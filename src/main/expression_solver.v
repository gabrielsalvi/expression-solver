==> flow/design.v <==
module control (
    input clk,
    input rst,
    input start,
    output reg LX,
    output reg LS,
    output reg LH,
    output reg OP,
    output reg [1:0] M0,
    output reg [1:0] M1,
    output reg [1:0] M2,
    output reg completed
);
    parameter [3:0] A = 4'b0000, B = 4'b0001, C = 4'b0010, D = 4'b0011, E = 4'b0100, F = 4'b0101, G = 4'b0110, H = 4'b0111, I = 4'b1000;
    reg [3:0] state = A;
    always @(posedge clk or posedge rst) 
    begin
        if (rst) 
        begin
            state <= A;
            completed <= 1'b0;
        end
        else begin
            case (state)
                A : begin
                    LX <= 1'b0;
                    M0 <= 2'b00;
                    M1 <= 2'b00;
                    M2 <= 2'b00;
                    OP <= 1'b0;
                    LS <= 1'b0;
                    LH <= 1'b0;
                    completed <= 1'b0;
                    if (start == 1'b1) state <= B;
                end
                B : begin
                    LX <= 1'b1; 
                    M0 <= 2'b00; 
                    M1 <= 2'b01;
                    M2 <= 2'b00; 
                    OP <= 1'b1; 
                    LS <= 1'b0; 
                    LH <= 1'b0;
                    completed <= 1'b0;
                    state <= C;
                end
                C : begin
                    LX <= 1'b0;
                    M0 <= 2'b00; 
                    M1 <= 2'b01;
                    M2 <= 2'b00; 
                    OP <= 1'b1; 
                    LS <= 1'b1; 
                    LH <= 1'b0; 
                    completed <= 1'b0;
                    state <= D;
                end
                D : begin
                    LX <= 1'b0; 
                    M0 <= 2'b01; 
                    M1 <= 2'b00;
                    M2 <= 2'b10; 
                    OP <= 1'b1; 
                    LS <= 1'b0; 
                    LH <= 1'b1;
                    completed <= 1'b0;
                    state <= E;
                end
                E : begin
                    LX <= 1'b0;
                    M0 <= 2'b10;
                    M1 <= 2'b00;
                    M2 <= 2'b00; 
                    OP <= 1'b1;
                    LS <= 1'b1;
                    LH <= 1'b0;
                    completed <= 1'b0;
                    state <= F;
                end
                F : begin
                    LX <= 1'b0;
                    M0 <= 2'b10;
                    M1 <= 2'b11;
                    M2 <= 2'b10; 
                    OP <= 1'b0;
                    LS <= 1'b0;
                    LH <= 1'b1;
                    completed <= 1'b0;
                    state <= G;
                end
                G : begin
                    LX <= 1'b0;
                    M0 <= 2'b11;
                    M1 <= 2'b00;
                    M2 <= 2'b11; 
                    OP <= 1'b0;
                    LS <= 1'b1;
                    LH <= 1'b0;
                    completed <= 1'b0;
                    state <= H;
                end
                H : begin
                    LX <= 1'b0;
                    M0 <= 2'b00;
                    M1 <= 2'b00;
                    M2 <= 2'b00; 
                    OP <= 1'b0;
                    LS <= 1'b0;
                    LH <= 1'b0;
                    completed <= 1'b1;
                    state <= I;
                end
            endcase
        end
    end
endmodule
module alu (
    input h,
    input [15:0] a,
    input [15:0] b,
    output overflow,
    output [15:0] result
);
    assign {overflow, result} = h ? a * b : a + b;
endmodule
module mux 
(
    input [1:0] select,
    input [15:0] a,
    input [15:0] b,
    input [15:0] c,
    input [15:0] d,
    output [15:0] out
);
    assign out = select == 2'b00 ? a : select == 2'b01 ? b : select == 2'b10 ? c : d;
endmodule
module register
(
    input clk,
    input rst,
    input l,
    input [15:0] in,
    output reg [15:0] out
);
    always @(posedge clk)
    begin
        if (l) out <= in;
    end
endmodule
module operative 
(
    input clk,
    input [7:0] input_X,
    input [15:0] A,
    input [15:0] B,
    input [15:0] C,
    input LX,
    input LS,
    input LH,
    input H,
    input [1:0] M0,
    input [1:0] M1,
    input [1:0] M2,
    output zero,
    output overflow,
    output [15:0] result
);
    parameter z = 16'b0;
    wire [15:0] X, Reg_X, Reg_S, Reg_H, M0_out, M1_out, M2_out, ula_out;
    assign X = input_X;
    mux mux_0 (M0, z, A, B, C, M0_out);
    mux mux_1 (M1, M0_out, Reg_X, Reg_S, Reg_H, M1_out);
    mux mux_2 (M2, Reg_X, M0_out, Reg_S, Reg_H, M2_out);
    register reg_x (clk, rst, LX, X, Reg_X);
    register reg_s (clk, rst, LS, ula_out, Reg_S);
    register reg_h (clk, rst, LH, ula_out, Reg_H);
    alu alu_0 (H, M2_out, M1_out, overflow, ula_out);
    assign result = Reg_S;
    assign zero = result ? 1'b0 : 1'b1;
endmodule
module expression_solver
(
    input clk,
    input rst,
    input start,
    input [7:0] X,
    input [15:0] A,
    input [15:0] B,
    input [15:0] C,
    output [15:0] result,
    output zero,
    output overflow,
    output completed
);
    wire LX, LS, LH, H;
    wire [1:0] M0, M1, M2;
    control control_block (clk, rst, start, LX, LS, LH, H, M0, M1, M2, completed);
    operative operative_block (clk, X, A, B, C, LX, LS, LH, H, M0, M1, M2, zero, overflow, result);
endmodule
---- Tool chain data of expression_solver ----
What the tools print for expression_solver, step after step.
Line numbers count from 1 in the design file above.
Library cell names are shortened.
A cell with - has no value.
inputs
  top module .............................. expression_solver
  clock ................................... clk
  library ................................. sky130hd
  timing corner ........................... tt_025C_1v80

---- Word-level counts ----
Source: Yosys, flattened and elaborated, memories not mapped. Widths are those after wreduce. Registers that Yosys merges into a memory's read port (data or address) are not register bits. Print and check cells do not count. Equal cells are merged and count once.
storage and ports
  flip-flop bits (word level) ............. 55
  latch bits .............................. 0
  memory bits (writable) .................. 0
  memory bits (read-only) ................. 0
  word width x clocked read ports ......... 0
  memories kept ........................... 0
  input port bits ......................... 59
operators by class
  add/sub/neg operators ................... 1
  $mul .................................... 1
  div/mod/pow operators ................... 0
  $lt $le $gt $ge ......................... 0
  eq/ne operators ......................... 14
  shifts and indexed selects .............. 0
  multiplexer cells ....................... 21
  bitwise gates (word level) .............. 1
  reduce/logical cells .................... 35
operators with widths
  kind                                                              count
  16-bit by 16-bit multiplier with 17-bit output                    1
  16-bit 2-to-1 mux                                                 9
  4-bit parallel mux with 8-bit select                              1
  16-bit by 16-bit adder with 17-bit output                         1
  17-bit 2-to-1 mux                                                 1
  16-bit nonzero test                                               1
  2-bit AND reduction                                               8
  4-bit by 3-bit == test with 1-bit output (second input constant)  4
  5-bit OR reduction                                                3
  7-bit OR reduction                                                2
  4-bit OR reduction                                                3
  2-bit parallel mux with 3-bit select                              2
  2-bit nonzero test                                                5
  1-bit parallel mux with 2-bit select                              5
  4-bit by 2-bit == test with 1-bit output (second input constant)  2
  8-bit nonzero test                                                1
  2-bit parallel mux with 4-bit select                              1
  2-bit by 1-bit == test with 1-bit output (second input constant)  3
  2-bit == test (second input constant)                             3
  2-bit logical NOT                                                 3
  2-bit OR reduction                                                3
  3-bit nonzero test                                                2
  6-bit OR reduction                                                1
  4-bit by 1-bit == test with 1-bit output (second input constant)  1
  4-bit logical NOT                                                 1
  4-bit nonzero test                                                1
  4-bit 2-to-1 mux                                                  1
  3-bit OR reduction                                                1
Not listed: further kinds 3, cells in them 3.

---- Logic depth ----
Longest topological path by Yosys (ltp), each cell counted once; first at word level (registers and memories cut), then after technology mapping (sequential cells cut; the memories' decode and read muxes count).
depth
  word-level depth ........................ 8
  ABC_AREA ................................ 0
  depth in mapped cells ................... 29
  depth with buffers taken out ............ 26

---- Synthesis result ----
The flow's flattened synthesis, as Yosys stat reports it; memories are mapped. The netlist is that of the ABC_AREA named above (0 if unset); the other value can give another one.
mapped netlist
  mapped cells ............................ 886
  synthesis area .......................... 7955.1 µm²
  area of sequential cells ................ 1586.5 µm²
  flip-flops .............................. 56
cell types
  cell type  count  area in all (µm²)
  fa_1       95     1.9E+03
  edfxtp_1   44     1.32E+03
  ha_1       66     825.792
  inv_1      158    593.069
  nand2_1    110    412.896
  mux2i_1    38     380.365
  nor2_1     81     304.042
  xnor2_1    34     297.786
  o21ai_0    38     190.182
  dfxtp_1    7      140.134
  xor2_1     15     131.376
  and2_1     20     125.12
  dfrtp_1    5      125.12
  a21oi_1    23     115.11
  o21a_1     11     82.579
  a21o_1     10     75.072
  xnor3_1    3      67.565
  clkbuf_1   16     60.058
Not listed: further types 46, cells in them 112.
By module: a second synthesis without flattening, with its own total; a netlist apart from the flattened one above.
unflattened totals
  cells (unflattened synthesis) ........... 813
  area (unflattened synthesis) ............ 8649.5 µm²
Each row is one instance without its submodules.
modules
  module             times used  cells  area (µm²)  seq. area (µm²)
  alu                1           638    5215.0      0.0
  register           3           16     480.5       480.5
  mux                3           20     424.2       0.0
  control            1           61     683.2       425.4
  operative          1           6      37.5        0.0
  expression_solver  1           0      0.0         0.0

---- Path before layout ----
Source: OpenSTA report_checks on the synthesized netlist (no wires, ideal clock, input and output delay 20% of the period each), path of least setup slack; recovery checks are left aside. Register names are those of the netlist, which keeps one name where synthesis merged equal registers.
timing after synthesis
  path kind ............................... input to output
  start point ............................. in B[4]
  end point ............................... out overflow
  period .................................. 20.2 ns
  external output delay ................... 4.040 ns
  data arrival time ....................... 9.613 ns
  path slack .............................. 6.547 ns
  path delay .............................. 5.573 ns
  driving pins on the path ................ 23
  path buffers ............................ 1
  period reached after synthesis .......... 13.653 ns
"path delay" is the arrival time less input delay plus setup time.
A path that ends at an output port has no setup time.
"driving pins on the path": output pins that drive a net of the path, with the launching flip-flop's if there is one; two outputs of one cell count as two.
"period reached after synthesis" is the clock period less the worst setup slack; recovery checks do not enter. This is arithmetic on one report: input and output delays are still those of the set period (20% each).
Between the ends stands the longest chain of elaborated cells between them, by number of cells; it is not shown to be the way that was timed. Of several equally long chains one is given.
A line is the first line of the expression or statement that the cell stems from. Yosys adds cells for indexed reads and writes and turns some case tables into memories.
between the ends, after synthesis
  cells stage by stage .................... mux2i_1 -> o21ai_0 -> a21oi_1 -> clkbuf_1 -> nor3_1 -> fa_1 -> inv_1 -> fa_1 -> inv_1 -> fa_1 -> inv_1 -> fa_1 -> fa_1 -> fa_1 -> xnor2_1 -> xnor2_1 -> xnor2_1 -> xnor2_1 -> xnor3_1 -> xnor3_1 -> xnor3_1 -> xnor2_1 -> a22oi_1
  length of the longest elaborated chain .. 7
  elaborated cells between the ends (all ways) .. 9
  source lines of those cells ............. 2
  classes of those cells .................. add/sub: 1; mul: 1; mux: 7
ends and longest elaborated chain, after synthesis
  what                                            line  text
  start, declared                                 188   input [15:0] B,
  16-bit 2-to-1 mux x5                            135   assign out = select == 2'b00 ? a : select == 2'b01 ? b : select == 2'b10 ? c : d;
  16-bit by 16-bit multiplier with 17-bit output  124   assign {overflow, result} = h ? a * b : a + b;
  17-bit 2-to-1 mux                               124
  end, declared                                   192   output overflow,

---- Worst path after layout ----
From the final timing report of run 2: the path of least setup slack in the routed layout; clock arrival at registers is part of the times.
timing after layout
  path kind ............................... input to output
  start point ............................. in C[3]
  end point ............................... out overflow
  period .................................. 7.76 ns
  external output delay ................... 1.55 ns
  data arrival time ....................... 7.40 ns
  path slack .............................. -1.19 ns
  driving pins on the path ................ 25
  path buffers ............................ 3
Between the ends stands the longest chain of elaborated cells between them, by number of cells; it is not shown to be the way that was timed. Of several equally long chains one is given.
between the ends, after layout
  cells stage by stage .................... buf_6 -> mux2i_2 -> o21ai_2 -> a31o_4 -> buf_6 -> and2_4 -> fa_1 -> inv_1 -> fa_1 -> inv_1 -> fa_1 -> inv_2 -> fa_1 -> fa_1 -> fa_2 -> xnor2_2 -> xnor2_1 -> xnor2_1 -> xnor2_1 -> xnor3_1 -> xnor3_1 -> xnor3_1 -> xnor2_1 -> a22oi_2 -> buf_2
  length of the longest elaborated chain .. 7
  elaborated cells between the ends (all ways) .. 9
  source lines of those cells ............. 2
  classes of those cells .................. add/sub: 1; mul: 1; mux: 7
ends and longest elaborated chain, after layout
  what                                            line  text
  start, declared                                 189   input [15:0] C,
  16-bit 2-to-1 mux x5                            135   assign out = select == 2'b00 ? a : select == 2'b01 ? b : select == 2'b10 ? c : d;
  16-bit by 16-bit multiplier with 17-bit output  124   assign {overflow, result} = h ? a * b : a + b;
  17-bit 2-to-1 mux                               124
  end, declared                                   192   output overflow,

Subject: flow runs of expression_solver

Hi,

Top module expression_solver; platform sky130hd; tools Yosys and OpenROAD; 2 stored runs in no particular order. Input and output delays are each 20% of the period that was set; the output load is 0.01 pF.
"achieved clock period (ns)" is the run's clock period less its worst setup slack. It is reckoned from that one timing run; input and output delays stay at 20% of the period that was set.

Flow files of run 1
==> flow/run.sh <==
#!/bin/bash
# the make line also repeats the synthesis and layout settings of config.mk as NAME=value (left out here)
make -C /OpenROAD-flow-scripts/flow DESIGN_CONFIG=/design/flow/config.mk WORK_HOME=/design/flow/orfs CLKGATE_MAP_FILE= finish
==> flow/config.mk <==
export PLATFORM = sky130hd
export DESIGN_NAME = expression_solver
export DESIGN_NICKNAME = expression_solver
export VERILOG_FILES = /design/flow/design.v
export SDC_FILE = /design/flow/constraint.sdc
export NUM_CORES = 4
export LEC_CHECK = 0
export CAP_MARGIN = 20
export CELL_PAD_IN_SITES_GLOBAL_PLACEMENT = 2
export CORE_MARGIN = 6
export CORE_UTILIZATION = 59
export GPL_ROUTABILITY_DRIVEN = 1
export GPL_TIMING_DRIVEN = 1
export MAX_ROUTING_LAYER = met4
export MIN_ROUTING_LAYER = met2
export PLACE_DENSITY = 0.91
export SETUP_SLACK_MARGIN = 0.96
export SLEW_MARGIN = 40
export TNS_END_PERCENT = 50
==> flow/constraint.sdc <==
create_clock -name core_clock -period 7.83 [get_ports {clk}]
set_input_delay 1.5660 -clock core_clock [delete_from_list [all_inputs] [get_ports {clk}]]
set_output_delay 1.5660 -clock core_clock [all_outputs]
set_load 0.01 [all_outputs]

report of run 1: did not finish, place, GPL-0301

Flow files of run 2
==> flow/run.sh <==
#!/bin/bash
# the make line also repeats the synthesis and layout settings of config.mk as NAME=value (left out here)
make -C /OpenROAD-flow-scripts/flow DESIGN_CONFIG=/design/flow/config.mk WORK_HOME=/design/flow/orfs CLKGATE_MAP_FILE= finish
==> flow/config.mk <==
export PLATFORM = sky130hd
export DESIGN_NAME = expression_solver
export DESIGN_NICKNAME = expression_solver
export VERILOG_FILES = /design/flow/design.v
export SDC_FILE = /design/flow/constraint.sdc
export NUM_CORES = 4
export LEC_CHECK = 0
export CAP_MARGIN = 20
export CELL_PAD_IN_SITES_DETAIL_PLACEMENT = 0
export CELL_PAD_IN_SITES_GLOBAL_PLACEMENT = 2
export CORE_ASPECT_RATIO = 1.45
export CORE_MARGIN = 2
export CORE_UTILIZATION = 24
export CTS_CLUSTER_DIAMETER = 303
export GPL_ROUTABILITY_DRIVEN = 0
export PLACE_DENSITY_LB_ADDON = 0.11
export SETUP_SLACK_MARGIN = -0.02
export SLEW_MARGIN = 40
==> flow/constraint.sdc <==
create_clock -name core_clock -period 7.76 [get_ports {clk}]
set_input_delay 1.5520 -clock core_clock [delete_from_list [all_inputs] [get_ports {clk}]]
set_output_delay 1.5520 -clock core_clock [all_outputs]
set_load 0.01 [all_outputs]

report of run 2
yosys chip area after synthesis (um^2): 7955.1
finish__design__die__area: 34644.2
finish__design__instance__utilization: 0.3415
finish__timing__setup__ws: -1.193
finish__timing__setup__tns: -1.193
finish__timing__hold__ws: 0.492
achieved clock period (ns): 8.953

Regards
